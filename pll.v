==> flow/design.v <==
module pll #(
    parameter PHASE_BITS = 32,
    parameter [0:0] OPT_TRACK_FREQUENCY = 1'b1,
    parameter [PHASE_BITS-1:0] INITIAL_PHASE_STEP = 0,
    parameter [0:0] OPT_GLITCHLESS = 1'b1
) (
    input wire i_clk,
    input wire i_ld,
    input wire [PHASE_BITS-1:0] i_step,
    input wire i_ce,
    input wire i_input,
    input wire [4:0] i_lgcoeff,
    output wire [PHASE_BITS-1:0] o_phase,
    output reg [1:0] o_err
);
    localparam MSB = PHASE_BITS - 1;
    reg agreed_output, lead;
    wire phase_err;
    reg [MSB:0] ctr, phase_correction, freq_correction, r_step;
    initial agreed_output = 0;
    always @(posedge i_clk)
    if (i_ce) begin
        if ((i_input) && (ctr[MSB]))
            agreed_output <= 1'b1;
        else if ((!i_input) && (!ctr[MSB]))
            agreed_output <= 1'b0;
    end
    always @(*) begin
        if (agreed_output)
            lead = (!ctr[MSB]) && (i_input);
        else
            lead = (ctr[MSB]) && (!i_input);
    end
    assign phase_err = (ctr[MSB] != i_input);
    initial phase_correction = 0;
    always @(posedge i_clk)
        phase_correction <= {1'b1, {(MSB){1'b0}}} >> i_lgcoeff;
    initial ctr = 0;
    always @(posedge i_clk)
    if (i_ce) begin
        if (!phase_err)
            ctr <= ctr + r_step;
        else if (lead) begin
            if (!OPT_GLITCHLESS || r_step > phase_correction)
                ctr <= ctr + r_step - phase_correction;
        end else begin
            ctr <= ctr + r_step + phase_correction;
        end
    end
    assign o_phase = ctr;
    initial freq_correction = 0;
    always @(posedge i_clk)
        freq_correction <= {3'b001, {(MSB-2){1'b0}}} >> (2 * i_lgcoeff);
    initial r_step = INITIAL_PHASE_STEP;
    always @(posedge i_clk)
    if (i_ld)
        r_step <= {1'b0, i_step[MSB-1:0]};
    else if ((i_ce) && (OPT_TRACK_FREQUENCY) && (phase_err)) begin
        if (lead)
            r_step <= r_step - freq_correction;
        else
            r_step <= r_step + freq_correction;
    end
    initial o_err = 2'h0;
    always @(posedge i_clk)
    if (i_ce)
        o_err <= (!phase_err) ? 2'b00 : (lead ? 2'b11 : 2'b01);
endmodule
Step by step through the tools: pll
Tool output for the design above, in the order of the flow.
Line numbers count from 1 in the design file above.
Operators: Yosys type, input widths -> output width; for muxes data width and select width s.
Library cell names are shortened.
{"block": "design", "design": "pll", "clock_port": "i_clk", "cell_library": "sky130hd", "lib_corner": "tt_025C_1v80"}

Elaborated design
Source: Yosys, flattened and elaborated, memories not mapped. Widths are those after wreduce. Registers that Yosys merges into a memory's read port (data or address) are not register bits. Print and check cells do not count. Equal cells are merged and count once.
{"block": "op_classes", "n_addsub": 5, "n_cmp": 1, "eq_ne": 2, "shifts": 2, "muxes": 9, "reduce_and_logical": 11}
{"block": "ops", "cell": "$mux 32", "n": 4}
{"block": "ops", "cell": "$add 32x32->32", "n": 3}
{"block": "ops", "cell": "$sub 32x32->32", "n": 2}
{"block": "ops", "cell": "$mux 31", "n": 2}
{"block": "ops", "cell": "$shr 30x6->32 const A", "n": 1}
{"block": "ops", "cell": "$gt 32x32->1", "n": 1}
{"block": "ops", "cell": "$shr 32x5->32 const A", "n": 1}
{"block": "ops", "cell": "$logic_and 1x1->1", "n": 5}
{"block": "ops", "cell": "$reduce_and 2->1", "n": 2}
{"block": "ops", "cell": "$reduce_bool 2->1", "n": 2}
{"block": "ops", "cell": "$ne 3x3->1 const B", "n": 1}
{"block": "ops", "cell": "$logic_not 1->1", "n": 2}
{"block": "ops", "cell": "$mux 2", "n": 1}
{"block": "ops", "cell": "$mux 1", "n": 2}
{"block": "ops", "cell": "$ne 1x1->1", "n": 1}
{"block": "word_totals", "regBits": 131, "inputBits": 41, "output_inout_bits": 34, "elab_cells": 37}

Depth
Longest topological path by Yosys (ltp), each cell counted once; first at word level (registers and memories cut), then after technology mapping (sequential cells cut; the memories' decode and read muxes count).
{"block": "logic_depth", "word_depth": 6, "ABC_AREA": 0, "depth_mapped": 20, "mapped_depth_nobuf": 20}

Synthesis result
Source: synth_stat.txt of the flow (Yosys; design flattened, memories mapped). It holds for the ABC_AREA given above (unset counts as 0); a run with the other value may have another netlist.
{"block": "types", "type": "edfxtp_1", "n": 66, "type_area_um2": 1.98E+03}
{"block": "types", "type": "ha_1", "n": 130, "type_area_um2": 1626.56}
{"block": "types", "type": "xnor2_1", "n": 88, "type_area_um2": 770.739}
{"block": "types", "type": "dfxtp_1", "n": 33, "type_area_um2": 660.634}
{"block": "types", "type": "a21oi_1", "n": 95, "type_area_um2": 475.456}
{"block": "types", "type": "nand2_1", "n": 109, "type_area_um2": 409.142}
{"block": "types", "type": "a21o_1", "n": 47, "type_area_um2": 352.838}
{"block": "types", "type": "nor2_1", "n": 93, "type_area_um2": 349.085}
{"block": "types", "type": "o21ai_0", "n": 65, "type_area_um2": 325.312}
{"block": "types", "type": "xor2_1", "n": 35, "type_area_um2": 306.544}
{"block": "types", "type": "inv_1", "n": 64, "type_area_um2": 240.23}
{"block": "types", "type": "nand3_1", "n": 33, "type_area_um2": 165.158}
{"block": "types", "type": "o21ai_1", "n": 29, "type_area_um2": 145.139}
{"block": "types", "type": "nand2b_1", "n": 19, "type_area_um2": 118.864}
{"block": "types", "type": "a211oi_1", "n": 14, "type_area_um2": 105.101}
{"block": "types", "type": "mux2_2", "n": 9, "type_area_um2": 101.347}
{"block": "types", "type": "nor2b_1", "n": 16, "type_area_um2": 100.096}
{"block": "types", "type": "nor3_1", "n": 20, "type_area_um2": 100.096}
Not listed: further types 51, cells in them 200.
{"block": "mapped", "stdcells": 1165, "synth_area_um2": 9838.2, "ffs": 99, "buf_cells": 26}

Worst setup path after synthesis
OpenSTA on the mapped netlist: ideal clock, no wires. The path of least setup slack (recovery checks aside). Input and output delay are each 20% of the period. Register names are those of the netlist, which keeps one name where synthesis merged equal registers.
{"block": "synth_timing", "path_type": "input -> register", "start": "input port i_input", "end": "register ctr[31]", "period_ns": 7.6, "input_delay_ns": 1.520, "setup_time_ns": 0.259, "launch_ns": 1.520, "arrival_ns": 5.381, "t_required_ns": 7.341, "setup_slack_ns": 1.960, "path_delay_ns": 4.120, "path_stages": 17, "path_buffers": 2, "synth_period_reached_ns": 5.64}
"path_delay_ns" is the arrival time less input delay plus setup time.
"path_stages" counts driving pins, that of a launching flip-flop among them; a cell with two outputs on the path counts twice.
"synth_period_reached_ns" is the clock period less the worst setup slack; recovery checks do not enter. This is arithmetic on one report: input and output delays are still those of the set period (20% each).
Between the ends stands the longest chain of elaborated cells between them, by number of cells; it is not shown to be the way that was timed. Of several equally long chains one is given.
A line is the first line of the expression or statement that the cell stems from. Yosys adds cells for indexed reads and writes and turns some case tables into memories.
At most two assigning lines are given for a register; there are more.
The path ends at the data pin of a flip-flop with enable; ways to the enable are not counted.
{"block": "synth_via", "cell_sequence": "inv_1 > ha_1 > mux2i_1 > clkbuf_1 > clkbuf_1 > o31ai_1 > xnor2_1 > ha_1 > o21a_1 > o31a_1 > o2111ai_1 > a2111oi_1 > o21ai_1 > a211o_1 > or4_1 > o211ai_2 > xnor2_1", "elab_chain_len": 5}
{"block": "synth_rtl", "element": "start: declaration", "line_no": 11, "source": "input wire i_input,"}
{"block": "synth_rtl", "element": "$logic_not 1->1", "line_no": 32, "source": "lead = (ctr[MSB]) && (!i_input);"}
{"block": "synth_rtl", "element": "$logic_and 1x1->1", "line_no": 32}
{"block": "synth_rtl", "element": "$mux 1", "line_no": 29, "source": "if (agreed_output)"}
{"block": "synth_rtl", "element": "$mux 32", "line_no": 43, "source": "else if (lead) begin"}
{"block": "synth_rtl", "element": "$mux 32", "line_no": 41, "source": "if (!phase_err)"}
{"block": "synth_rtl", "element": "end: assignment", "line_no": 42, "source": "ctr <= ctr + r_step;"}
{"block": "synth_rtl", "element": "end: assignment", "line_no": 45, "source": "ctr <= ctr + r_step - phase_correction;"}
{"block": "synth_rtl", "element": "end: declaration", "line_no": 19, "source": "reg [MSB:0] ctr, phase_correction, freq_correction, r_step;"}

Wiki page: pll / flow data

pll through Yosys and OpenROAD on sky130hd: 2 stored runs, unordered, with their settings. The constraints put input and output delay at 20% of the set period each and load the outputs with 0.01 pF.

{"run": "flow run 1", "settings": { "period_ns": 4.08, "CORE_UTILIZATION": 63, "PLACE_DENSITY": 0.88, "CORE_MARGIN": 7, "CELL_PAD_IN_SITES_GLOBAL_PLACEMENT": 1, "CELL_PAD_IN_SITES_DETAIL_PLACEMENT": 2, "MIN_ROUTING_LAYER": "met1", "CAP_MARGIN": 20, "SLEW_MARGIN": 20 }, "outcome": "stopped before the end: placement reported GPL-0301"}
{"run": "flow run 2", "settings": { "period_ns": 3.97, "CORE_UTILIZATION": 68, "SETUP_SLACK_MARGIN": 1.18, "PLACE_DENSITY_LB_ADDON": 0.15, "CELL_PAD_IN_SITES_GLOBAL_PLACEMENT": 0, "ABC_AREA": 0, "GPL_ROUTABILITY_DRIVEN": 0, "CAP_MARGIN": 20, "CORE_MARGIN": 2, "SLEW_MARGIN": 20 }, "outcome": "stopped before the end: clock tree synthesis reported DPL-0038"}
